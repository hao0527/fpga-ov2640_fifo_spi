==> flow/design.v <==
module spi_master
(
    input               I_clk       ,  
    input               I_rst_n     ,  
    input               I_rx_en     ,  
    input               I_tx_en     ,  
    input        [7:0]  I_data_in   ,  
    output  reg  [7:0]  O_data_out  ,  
    output  reg         O_tx_done   ,  
    output  reg         O_rx_done   ,  
    input               I_spi_miso  ,  
    output  reg         O_spi_sck   ,  
    output  reg         O_spi_cs    ,  
    output  reg         O_spi_mosi     
);
reg [4:0]   R_tx_state      ; 
reg [3:0]   R_rx_state      ;
always @(posedge I_clk or negedge I_rst_n)
begin
    if(!I_rst_n)
        begin
            R_tx_state  <=  5'd0    ;
            R_rx_state  <=  4'd0    ;
            O_spi_cs    <=  1'b1    ;
            O_spi_sck   <=  1'b0    ;
            O_spi_mosi  <=  1'b0    ;
            O_tx_done   <=  1'b0    ;
            O_rx_done   <=  1'b0    ;
            O_data_out  <=  8'd0    ;
        end 
    else if(I_tx_en)  
        begin
            O_spi_cs    <=  1'b0    ;  
            case(R_tx_state)
                5'd1, 5'd3 , 5'd5 , 5'd7  , 
                5'd9, 5'd11, 5'd13, 5'd15 :  
                    begin
                        O_spi_sck   <=  1'b1                ;
                        R_tx_state  <=  R_tx_state + 1'b1   ;
                        O_tx_done   <=  1'b0                ;
                    end
                5'd0:     
                    begin
                        O_spi_mosi  <=  I_data_in[7]        ;
                        O_spi_sck   <=  1'b0                ;
                        R_tx_state  <=  R_tx_state + 1'b1   ;
                        O_tx_done   <=  1'b0                ;
                    end
                5'd2:     
                    begin
                        O_spi_mosi  <=  I_data_in[6]        ;
                        O_spi_sck   <=  1'b0                ;
                        R_tx_state  <=  R_tx_state + 1'b1   ;
                        O_tx_done   <=  1'b0                ;
                    end
                5'd4:     
                    begin
                        O_spi_mosi  <=  I_data_in[5]        ;
                        O_spi_sck   <=  1'b0                ;
                        R_tx_state  <=  R_tx_state + 1'b1   ;
                        O_tx_done   <=  1'b0                ;
                    end 
                5'd6:     
                    begin
                        O_spi_mosi  <=  I_data_in[4]        ;
                        O_spi_sck   <=  1'b0                ;
                        R_tx_state  <=  R_tx_state + 1'b1   ;
                        O_tx_done   <=  1'b0                ;
                    end 
                5'd8:     
                    begin
                        O_spi_mosi  <=  I_data_in[3]        ;
                        O_spi_sck   <=  1'b0                ;
                        R_tx_state  <=  R_tx_state + 1'b1   ;
                        O_tx_done   <=  1'b0                ;
                    end                            
                5'd10:     
                    begin
                        O_spi_mosi  <=  I_data_in[2]        ;
                        O_spi_sck   <=  1'b0                ;
                        R_tx_state  <=  R_tx_state + 1'b1   ;
                        O_tx_done   <=  1'b0                ;
                    end 
                5'd12:     
                    begin
                        O_spi_mosi  <=  I_data_in[1]        ;
                        O_spi_sck   <=  1'b0                ;
                        R_tx_state  <=  R_tx_state + 1'b1   ;
                        O_tx_done   <=  1'b0                ;
                    end 
                5'd14:     
                    begin
                        O_spi_mosi  <=  I_data_in[0]        ;
                        O_spi_sck   <=  1'b0                ;
                        R_tx_state  <=  R_tx_state + 1'b1   ;
                        O_tx_done   <=  1'b1                ;
                    end
                5'd16:     
                    begin
                        O_spi_sck   <=  1'b0                ;
                        R_tx_state  <=  5'd0                   ;
                        O_tx_done   <=  1'b0                ;
                    end
                default:R_tx_state  <=  5'd0                ;   
            endcase 
        end
    else if(I_rx_en)  
        begin
            O_spi_cs    <=  1'b0        ;  
            case(R_rx_state)
                4'd0, 4'd2 , 4'd4 , 4'd6  , 
                4'd8, 4'd10, 4'd12, 4'd14 :  
                    begin
                        O_spi_sck   <=  1'b0                ;
                        R_rx_state  <=  R_rx_state + 1'b1   ;
                        O_rx_done   <=  1'b0                ;
                    end
                4'd1:     
                    begin                       
                        O_spi_sck       <=  1'b1                ;
                        R_rx_state      <=  R_rx_state + 1'b1   ;
                        O_rx_done       <=  1'b0                ;
                        O_data_out[7]   <=  I_spi_miso          ;   
                    end
                4'd3:     
                    begin
                        O_spi_sck       <=  1'b1                ;
                        R_rx_state      <=  R_rx_state + 1'b1   ;
                        O_rx_done       <=  1'b0                ;
                        O_data_out[6]   <=  I_spi_miso          ; 
                    end
                4'd5:     
                    begin
                        O_spi_sck       <=  1'b1                ;
                        R_rx_state      <=  R_rx_state + 1'b1   ;
                        O_rx_done       <=  1'b0                ;
                        O_data_out[5]   <=  I_spi_miso          ; 
                    end 
                4'd7:     
                    begin
                        O_spi_sck       <=  1'b1                ;
                        R_rx_state      <=  R_rx_state + 1'b1   ;
                        O_rx_done       <=  1'b0                ;
                        O_data_out[4]   <=  I_spi_miso          ; 
                    end 
                4'd9:     
                    begin
                        O_spi_sck       <=  1'b1                ;
                        R_rx_state      <=  R_rx_state + 1'b1   ;
                        O_rx_done       <=  1'b0                ;
                        O_data_out[3]   <=  I_spi_miso          ; 
                    end                            
                4'd11:     
                    begin
                        O_spi_sck       <=  1'b1                ;
                        R_rx_state      <=  R_rx_state + 1'b1   ;
                        O_rx_done       <=  1'b0                ;
                        O_data_out[2]   <=  I_spi_miso          ; 
                    end 
                4'd13:     
                    begin
                        O_spi_sck       <=  1'b1                ;
                        R_rx_state      <=  R_rx_state + 1'b1   ;
                        O_rx_done       <=  1'b0                ;
                        O_data_out[1]   <=  I_spi_miso          ; 
                    end 
                4'd15:     
                    begin
                        O_spi_sck       <=  1'b1                ;
                        R_rx_state      <=  R_rx_state + 1'b1   ;
                        O_rx_done       <=  1'b1                ;
                        O_data_out[0]   <=  I_spi_miso          ; 
                    end
                default:R_rx_state  <=  4'd0                    ;   
            endcase 
        end    
    else
        begin
            R_tx_state  <=  4'd0    ;
            R_rx_state  <=  4'd0    ;
            O_tx_done   <=  1'b0    ;
            O_rx_done   <=  1'b0    ;
            O_spi_cs    <=  1'b1    ;
            O_spi_sck   <=  1'b0    ;
            O_spi_mosi  <=  1'b0    ;
            O_data_out  <=  8'd0    ;
        end      
end
endmodule
Reports on spi_master
What the tools print for spi_master, step after step.
Lines are those of the file above, counted from 1.
Operators carry their Yosys type and port widths (W data, S select, Z words).
Cell names lack the library's common part.
A cell with - has no value.
Design
  top module: spi_master
  clock: I_clk
  library: sky130hd
  corner: tt_025C_1v80

Word level
Source: Yosys, flattened and elaborated, memories not mapped. Widths are those after wreduce. Registers that Yosys merges into a memory's read port (data or address) are not register bits. Print and check cells do not count. Equal cells are merged and count once.
Cells by class
  $add $sub $neg: 2
  multipliers: 0
  divide/modulo/power cells: 0
  $lt $le $gt $ge: 0
  eq/ne operators: 43
  shift operators: 0
  mux-type cells: 34
  bitwise operators: 1
  reductions and logical operators: 20
Operators by type and width (number)
  $reduce_or A16 Y1: 3
  $eq A5 B4 Y1 const B: 8
  $eq A4 B4 Y1 const B: 8
  $reduce_or A8 Y1: 3
  $mux W1: 24
  $reduce_and A2 Y1: 10
  $eq A5 B3 Y1 const B: 4
  $ne A2 B1 Y1 const B: 9
  $eq A4 B3 Y1 const B: 4
  $reduce_or A15 Y1: 1
  $mux W5: 3
  $eq A5 B2 Y1 const B: 2
  $ne A9 B1 Y1 const B: 1
  $reduce_or A9 Y1: 1
  $eq A4 B2 Y1 const B: 2
  $pmux W1 S8: 1
  $mux W4: 2
  $pmux W1 S2: 4
  $ne A3 B2 Y1 const B: 2
  $add A5 B1 Y5 const B: 1
  $eq A5 B1 Y1 const B: 1
  $eq A5 B5 Y1 const B: 1
  $logic_not A5 Y1: 1
  $add A4 B1 Y4 const B: 1
  $eq A4 B1 Y1 const B: 1
  $logic_not A4 Y1: 1
  $not A1 Y1: 1
Bit counts
  register bits after elaboration: 22
  latch bits: 0
  bits in writable memories: 0
  bits in read-only memories: 0
  clocked read ports x word width: 0
  memories kept: 0
  bits of input ports: 13
  output and inout bits: 13
  word-level cells: 115

Longest topological paths
Yosys ltp: most cells in a row. Word level: on the elaborated netlist, between registers, memories and ports. Mapped: between sequential cells and ports; inverters and the memories' decode and read muxes count.
Logic depth
  depth after elaboration: 5
  ABC_AREA: 0
  mapped depth: 7

Mapped cells and area
Yosys stat after the flow's synthesis: flattened, memories mapped to cells. It holds for the ABC_AREA given above (unset counts as 0); a run with the other value may have another netlist.
Totals and module areas in this step are rounded.
Cells by type
  dfrtp_1: number 21, total area 525.504 µm²
  ha_1: number 7, total area 87.584 µm²
  o21ai_0: number 10, total area 50.048 µm²
  nand2_1: number 13, total area 48.797 µm²
  o211ai_1: number 5, total area 37.536 µm²
  o31ai_1: number 5, total area 37.536 µm²
  nand4b_1: number 4, total area 35.034 µm²
  inv_1: number 8, total area 30.029 µm²
  clkbuf_1: number 7, total area 26.275 µm²
  dfstp_2: number 1, total area 26.275 µm²
  o221ai_4: number 1, total area 26.275 µm²
  nand2b_1: number 4, total area 25.024 µm²
  nor2b_1: number 3, total area 18.768 µm²
  o311ai_0: number 2, total area 17.517 µm²
  o41ai_1: number 2, total area 17.517 µm²
  a21oi_1: number 3, total area 15.014 µm²
  a22oi_1: number 2, total area 15.014 µm²
  nand3_1: number 3, total area 15.014 µm²
Not listed: further types 22, cells in them 29.
Synthesis totals
  cell count: 130
  mapped area: 1264 µm²
  sequential area: 551.8 µm²
  flip-flops: 22
  buffer cells: 9

Timing after synthesis
Path of least setup slack by OpenSTA after synthesis, without wires, with an ideal clock, recovery checks aside; 20% of the period is set as input and as output delay. Where synthesis merged equal registers, the netlist keeps one of their names.
Timing path post-synthesis
  kind: register -> register
  from: register R_tx_state[0]
  to: register R_tx_state[3]
  period: 3290 ps
  library setup time: 124 ps
  arrival time: 2076 ps
  setup slack: 1090 ps
  delay of the path: 2200 ps
  stages on the path: 8
  path buffers: 0
  synthesis period reached: 2200 ps
"delay of the path" = arrival - input delay + setup time.
"stages on the path": output pins that drive a net of the path, with the launching flip-flop's if there is one; two outputs of one cell count as two.
"synthesis period reached" is the clock period less the worst setup slack; recovery checks do not enter. This is arithmetic on one report: input and output delays are still those of the set period (20% each).
Between the ends stands the longest chain of elaborated cells between them, by number of cells; it is not shown to be the way that was timed. Of several equally long chains one is given.
Each line given opens the expression or statement behind the cell; cells for indexed reads and writes are added by Yosys, which also makes memories of some case tables.
A register here has more assigning lines than the two given.
On the way, post-synthesis
  cells stage by stage: dfrtp_1 > ha_1 > and3_1 > ha_1 > or4_4 > o221ai_4 > nor3_1 > a211o_1
  length of the longest elaborated chain: 4
RTL lines, path post-synthesis
  from (decl): line 16  | reg [4:0]   R_tx_state      ;
  from (assign): line 39  | R_tx_state  <=  R_tx_state + 1'b1   ;
  from (assign): line 46  | R_tx_state  <=  R_tx_state + 1'b1   ;
  $eq A5 B4 Y1: line 34  | case(R_tx_state)
  $reduce_or A16 Y1
  $mux W5: line 34
  $mux W5: line 31  | else if(I_tx_en)
  to (assign): line 39
  to (assign): line 46
  to (decl): line 16

Path in the finished layout
From the final timing report of flow run A: the path of least setup slack in the routed layout; clock arrival at registers is part of the times.
The report prints the path's times to 10 ps; the period is as set.
Timing path post-layout
  kind: register -> register
  from: register R_tx_state[0]
  to: register R_tx_state[3]
  period: 3020 ps
  library setup time: 100 ps
  arrival time: 2480 ps
  setup slack: 740 ps
  stages on the path: 8
  path buffers: 0
Between the ends stands the longest chain of elaborated cells between them, by number of cells; it is not shown to be the way that was timed. Of several equally long chains one is given.
A register here has more assigning lines than the two given.
On the way, post-layout
  cells stage by stage: dfrtp_2 > ha_1 > and3_1 > ha_2 > or4_4 > o221ai_4 > nor3_1 > a211o_1
  length of the longest elaborated chain: 4
RTL lines, path post-layout
  from (decl): line 16  | reg [4:0]   R_tx_state      ;
  from (assign): line 39  | R_tx_state  <=  R_tx_state + 1'b1   ;
  from (assign): line 46  | R_tx_state  <=  R_tx_state + 1'b1   ;
  $eq A5 B4 Y1: line 34  | case(R_tx_state)
  $reduce_or A16 Y1
  $mux W5: line 34
  $mux W5: line 31  | else if(I_tx_en)
  to (assign): line 39
  to (assign): line 46
  to (decl): line 16

# Flow runs of spi_master

Stored flow runs of spi_master (2 of them; Yosys, OpenROAD, sky130hd). They differ in their settings and are not a sequence. Constraints: input delay and output delay 20% of the set period each, output load 0.01 pF.
"achieved clock period" means the clock period less the worst setup slack. The figure is calculated, with input and output delays left at 20% of the set period.
"power": no workload was simulated; the value follows from the tool's default switching activity.
Values from the reports are rounded here.
[flow run A] settings: period_ns=3.02, CORE_UTILIZATION=35, SETUP_SLACK_MARGIN=0.65, PLACE_DENSITY_LB_ADDON=0.03, HOLD_SLACK_MARGIN=0.09, CORE_MARGIN=7, CELL_PAD_IN_SITES_GLOBAL_PLACEMENT=0, TNS_END_PERCENT=35, GPL_TIMING_DRIVEN=1, CTS_CLUSTER_SIZE=84, CAP_MARGIN=20, SLEW_MARGIN=20
[flow run A] result: chip area after synthesis (Yosys) 1264 µm², die area 5489 µm², utilization 46.9%, worst setup slack after layout 739 ps, worst hold slack 515 ps, power 0.8511 mW, achieved clock period 2281 ps
[flow run B] settings: period_ns=2.49, CORE_UTILIZATION=56, SETUP_SLACK_MARGIN=-0.02, PLACE_DENSITY_LB_ADDON=0.29, CELL_PAD_IN_SITES_GLOBAL_PLACEMENT=2, CELL_PAD_IN_SITES_DETAIL_PLACEMENT=0, ABC_AREA=1, CTS_CLUSTER_SIZE=19, CAP_MARGIN=0, CORE_MARGIN=2, SLEW_MARGIN=20
[flow run B] result: did not finish, placement stopped with FLW-0024
