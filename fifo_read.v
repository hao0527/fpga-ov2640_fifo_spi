==> flow/design.v <==
module fifo_read(
    input clk,
    input rst_n,
    input fifo_is_empty,
    input [7:0] datain,
    output reg fifo_read_en,
    input spi_tx_done,
    output reg [7:0] dataout,
    output reg spi_tx_en
);
reg [1:0] fifo_read_state;
reg [0:0] idle = 1;
reg [7:0] data = 0;
reg fifo_data_ready = 0;
reg spi_read_done = 0;
always @(posedge clk or negedge rst_n) begin
    if(!rst_n) begin
        fifo_read_en = 0;
        fifo_read_state = 0;
        data = 0;
    end
    else if(spi_read_done) begin
        fifo_data_ready = 0;
    end
    else
        case(fifo_read_state)
        2'd0:
            begin
                if(!fifo_is_empty && !fifo_data_ready) begin
                    fifo_read_en = 1;
                    fifo_read_state = 1;
                end
            end
        2'd1:
            begin
                data = datain;
                fifo_data_ready = 1;
                fifo_read_en = 0;
                fifo_read_state = 0;
            end
        endcase
end
always @(posedge clk or negedge rst_n) begin
    if(!rst_n) begin
        dataout = 0;
        spi_tx_en = 0;
        spi_read_done = 0;
        idle = 1;
    end
    else if(spi_tx_done) begin
        idle = 1;
        spi_tx_en = 0;
    end
    else if(idle) begin
        if(fifo_data_ready) begin
            spi_read_done = 1;
            dataout[7:0] = data[7:0];
            spi_tx_en = 1;
            idle = 0;
        end
    end
    else if(spi_read_done) begin
        spi_read_done = 0;
    end
end
endmodule
**Step by step through the tools: fifo_read**

The steps from the RTL of fifo_read to its reports follow in flow order.
Line numbers count from 1 in the design file above.
The mark n/a stands for no value.

- Top: fifo_read
- Clock port: clk
- Standard-cell library: sky130hd
- Timing corner: tt_025C_1v80

**After elaboration**

Source: Yosys, flattened and elaborated, memories not mapped. Widths are those after wreduce. Registers that Yosys merges into a memory's read port (data or address) are not register bits. Print and check cells do not count. Equal cells are merged and count once.

- Register bits after elaboration: 23
- Input bits: 12
- Output and inout port bits: 10
- Elaborated cells: 39

- Equality and inequality tests: 3
- Muxes and demuxes: 12
- Bitwise operators: 2
- Reduce/logical cells: 14

Operators by type and width:

| kind | count |
|---|---|
| 2-to-1 mux 1 bit | 9 |
| AND reduction 2 bit | 4 |
| nonzero test 2 bit | 4 |
| AND reduction 3 bit | 2 |
| case mux 2 bit (select 2 bit) | 1 |
| inverter 1 bit | 2 |
| zero test 1 bit | 2 |
| == test 2 x 1 -> 1 bit (second input constant) | 1 |
| != test 2 x 1 -> 1 bit (second input constant) | 1 |
| != test 2 bit (second input constant) | 1 |
| zero test 2 bit | 1 |
| case mux 1 bit (select 2 bit) | 1 |
| 2-to-1 mux 2 bit | 1 |
| logical AND 1 bit | 1 |

**Depth**

Longest topological path by Yosys (ltp), each cell counted once; first at word level (registers and memories cut), then after technology mapping (sequential cells cut; the memories' decode and read muxes count).

- Depth after elaboration: 4
- ABC_AREA: 1
- Mapped depth: 6
- Gate-level depth less buffers: 6

**Netlist**

Yosys stat after the flow's synthesis: flattened, memories mapped to cells. It holds for the ABC_AREA given above (unset counts as 0); a run with the other value may have another netlist.
The area totals of this step are shown rounded.

- Cell count: 90
- Cell area after synthesis: 934.6 um^2
- Sequential area: 583.1 um^2
- Flip-flop cells: 23
- Buffers: 2

Cell types:

| type | count | total area (um^2) |
|---|---|---|
| sky130_fd_sc_hd__dfrtp_1 | 20 | 500.48 |
| sky130_fd_sc_hd__nand2_1 | 22 | 82.579 |
| sky130_fd_sc_hd__o21ai_2 | 8 | 70.067 |
| sky130_fd_sc_hd__dfstp_2 | 2 | 52.55 |
| sky130_fd_sc_hd__inv_1 | 13 | 48.797 |
| sky130_fd_sc_hd__edfxtp_1 | 1 | 30.029 |
| sky130_fd_sc_hd__o21ai_0 | 6 | 30.029 |
| sky130_fd_sc_hd__buf_6 | 2 | 22.522 |
| sky130_fd_sc_hd__o21ai_1 | 4 | 20.019 |
| sky130_fd_sc_hd__nand3_4 | 1 | 17.517 |
| sky130_fd_sc_hd__nor2_1 | 4 | 15.014 |
| sky130_fd_sc_hd__nor2_4 | 1 | 11.261 |
| sky130_fd_sc_hd__a21oi_1 | 2 | 10.01 |
| sky130_fd_sc_hd__o21a_1 | 1 | 7.507 |
| sky130_fd_sc_hd__a31oi_1 | 1 | 6.256 |
| sky130_fd_sc_hd__nand2_2 | 1 | 6.256 |
| sky130_fd_sc_hd__inv_2 | 1 | 3.754 |

**Path before layout**

Source: OpenSTA report_checks on the synthesized netlist (no wires, ideal clock, input and output delay 20% of the period each), path of least setup slack; recovery checks are left aside. Register names are those of the netlist, which keeps one name where synthesis merged equal registers.

- Kind: reg-to-reg
- Start point: register idle
- End point: register dataout[1]
- Clock period: 1.67 ns
- Library setup time: 0.117 ns
- Launch time at the first pin: 0.000 ns
- Data arrival time: 0.895 ns
- Data required time: 1.553 ns
- Slack: 0.658 ns
- Path delay: 1.012 ns
- Stages on the path: 5
- Buffers on the path: 1
- Period reached after synthesis: 1.012 ns

"path delay" = arrival - input delay + setup time.
"stages on the path" counts driving pins, that of a launching flip-flop among them; a cell with two outputs on the path counts twice.
"period reached after synthesis" is the clock period less the worst setup slack; recovery checks do not enter. This is arithmetic on one report: input and output delays are still those of the set period (20% each).
Between the ends stands the longest chain of elaborated cells between them, by number of cells; it is not shown to be the way that was timed. Of several equally long chains one is given.
Each line given opens the expression or statement behind the cell; cells for indexed reads and writes are added by Yosys, which also makes memories of some case tables.
A register here has more assigning lines than the two given.

- Path through: sky130_fd_sc_hd__dfstp_2 -> sky130_fd_sc_hd__nand3_4 -> sky130_fd_sc_hd__buf_6 -> sky130_fd_sc_hd__nand2_2 -> sky130_fd_sc_hd__o21ai_2
- Length of the longest elaborated chain: 1
- Elaborated cells on any way between the ends: 1
- RTL lines with such cells: 0
- Those cells by class: reduce/logical: 1

Ends and longest elaborated chain, post-synthesis:

| item | RTL line | source |
|---|---|---|
| from (decl) | 12 | `reg [0:0] idle = 1;` |
| from (assign) | 48 | `idle = 1;` |
| from (assign) | 51 | `idle = 1;` |
| AND reduction 3 bit | n/a |  |
| to (assign) | 45 | `dataout = 0;` |
| to (assign) | 57 | `dataout[7:0] = data[7:0];` |
| to (decl) | 8 | `output reg [7:0] dataout,` |

**Worst path after layout**

Path of least setup slack in the final report of run 1 (OpenROAD, finished layout, wires in). Where an end is a register, its clock arrival counts in the times.

- Kind: reg-to-reg
- Start point: register idle
- End point: register dataout[0]
- Clock period: 0.794 ns
- Library setup time: 0.07 ns
- Launch time at the first pin: 0.26 ns
- Data arrival time: 1.23 ns
- Data required time: 0.98 ns
- Slack: -0.25 ns
- Stages on the path: 3
- Buffers on the path: 0

Between the ends stands the longest chain of elaborated cells between them, by number of cells; it is not shown to be the way that was timed. Of several equally long chains one is given.
A register here has more assigning lines than the two given.

- Path through: sky130_fd_sc_hd__dfstp_2 -> sky130_fd_sc_hd__nand3_4 -> sky130_fd_sc_hd__o21ai_2
- Length of the longest elaborated chain: 1
- Elaborated cells on any way between the ends: 1
- RTL lines with such cells: 0
- Those cells by class: reduce/logical: 1

Ends and longest elaborated chain, post-layout:

| item | RTL line | source |
|---|---|---|
| from (decl) | 12 | `reg [0:0] idle = 1;` |
| from (assign) | 48 | `idle = 1;` |
| from (assign) | 51 | `idle = 1;` |
| AND reduction 3 bit | n/a |  |
| to (assign) | 45 | `dataout = 0;` |
| to (assign) | 57 | `dataout[7:0] = data[7:0];` |
| to (decl) | 8 | `output reg [7:0] dataout,` |

Memo
Re: implementation data of fifo_read

Measured data: module fifo_read, platform sky130hd, 2 stored runs of the flow under differing settings, order arbitrary. Input and output delays are each 20% of the period that was set; the output load is 0.01 pF.
"reached clock period" is the run's clock period less its worst setup slack. It is reckoned from that one timing run; input and output delays stay at 20% of the period that was set.
"total power after layout" is the tool's figure for a default switching activity; nothing was simulated.
The results are shown rounded.
Settings: . = not set for that run.

| item | run 1 | run 2 |
|---|---|---|
| period_ns | 0.794 | 0.808 |
| CORE_UTILIZATION | 22 | 50 |
| SETUP_SLACK_MARGIN | -0.06 | 0.13 |
| PLACE_DENSITY_LB_ADDON | 0.29 | . |
| HOLD_SLACK_MARGIN | 0.12 | 0.23 |
| CELL_PAD_IN_SITES_GLOBAL_PLACEMENT | 2 | . |
| CELL_PAD_IN_SITES_DETAIL_PLACEMENT | 1 | . |
| TNS_END_PERCENT | 20 | . |
| ABC_AREA | 1 | . |
| GPL_TIMING_DRIVEN | 1 | 1 |
| CTS_CLUSTER_SIZE | 92 | . |
| CTS_CLUSTER_DIAMETER | 78 | . |
| SLEW_MARGIN | 30 | 20 |
| CAP_MARGIN | 20 | 35 |
| CORE_MARGIN | 2 | 5 |
| post-synthesis cell area (um^2) | 934.6 | 937.1 |
| worst setup slack after layout (ns) | -0.248 | -0.346 |
| total negative slack on setup checks (ns) | -5.338 | -8.804 |
| utilization after layout | 0.33 | 0.738 |
| area of the die (um^2) | 4786 | 2840 |
| standard-cell area after layout (um^2) | 1340 | 1289 |
| reached clock period (ns) | 1.042 | 1.154 |
| total power after layout (µW) | 4328 | 4079 |
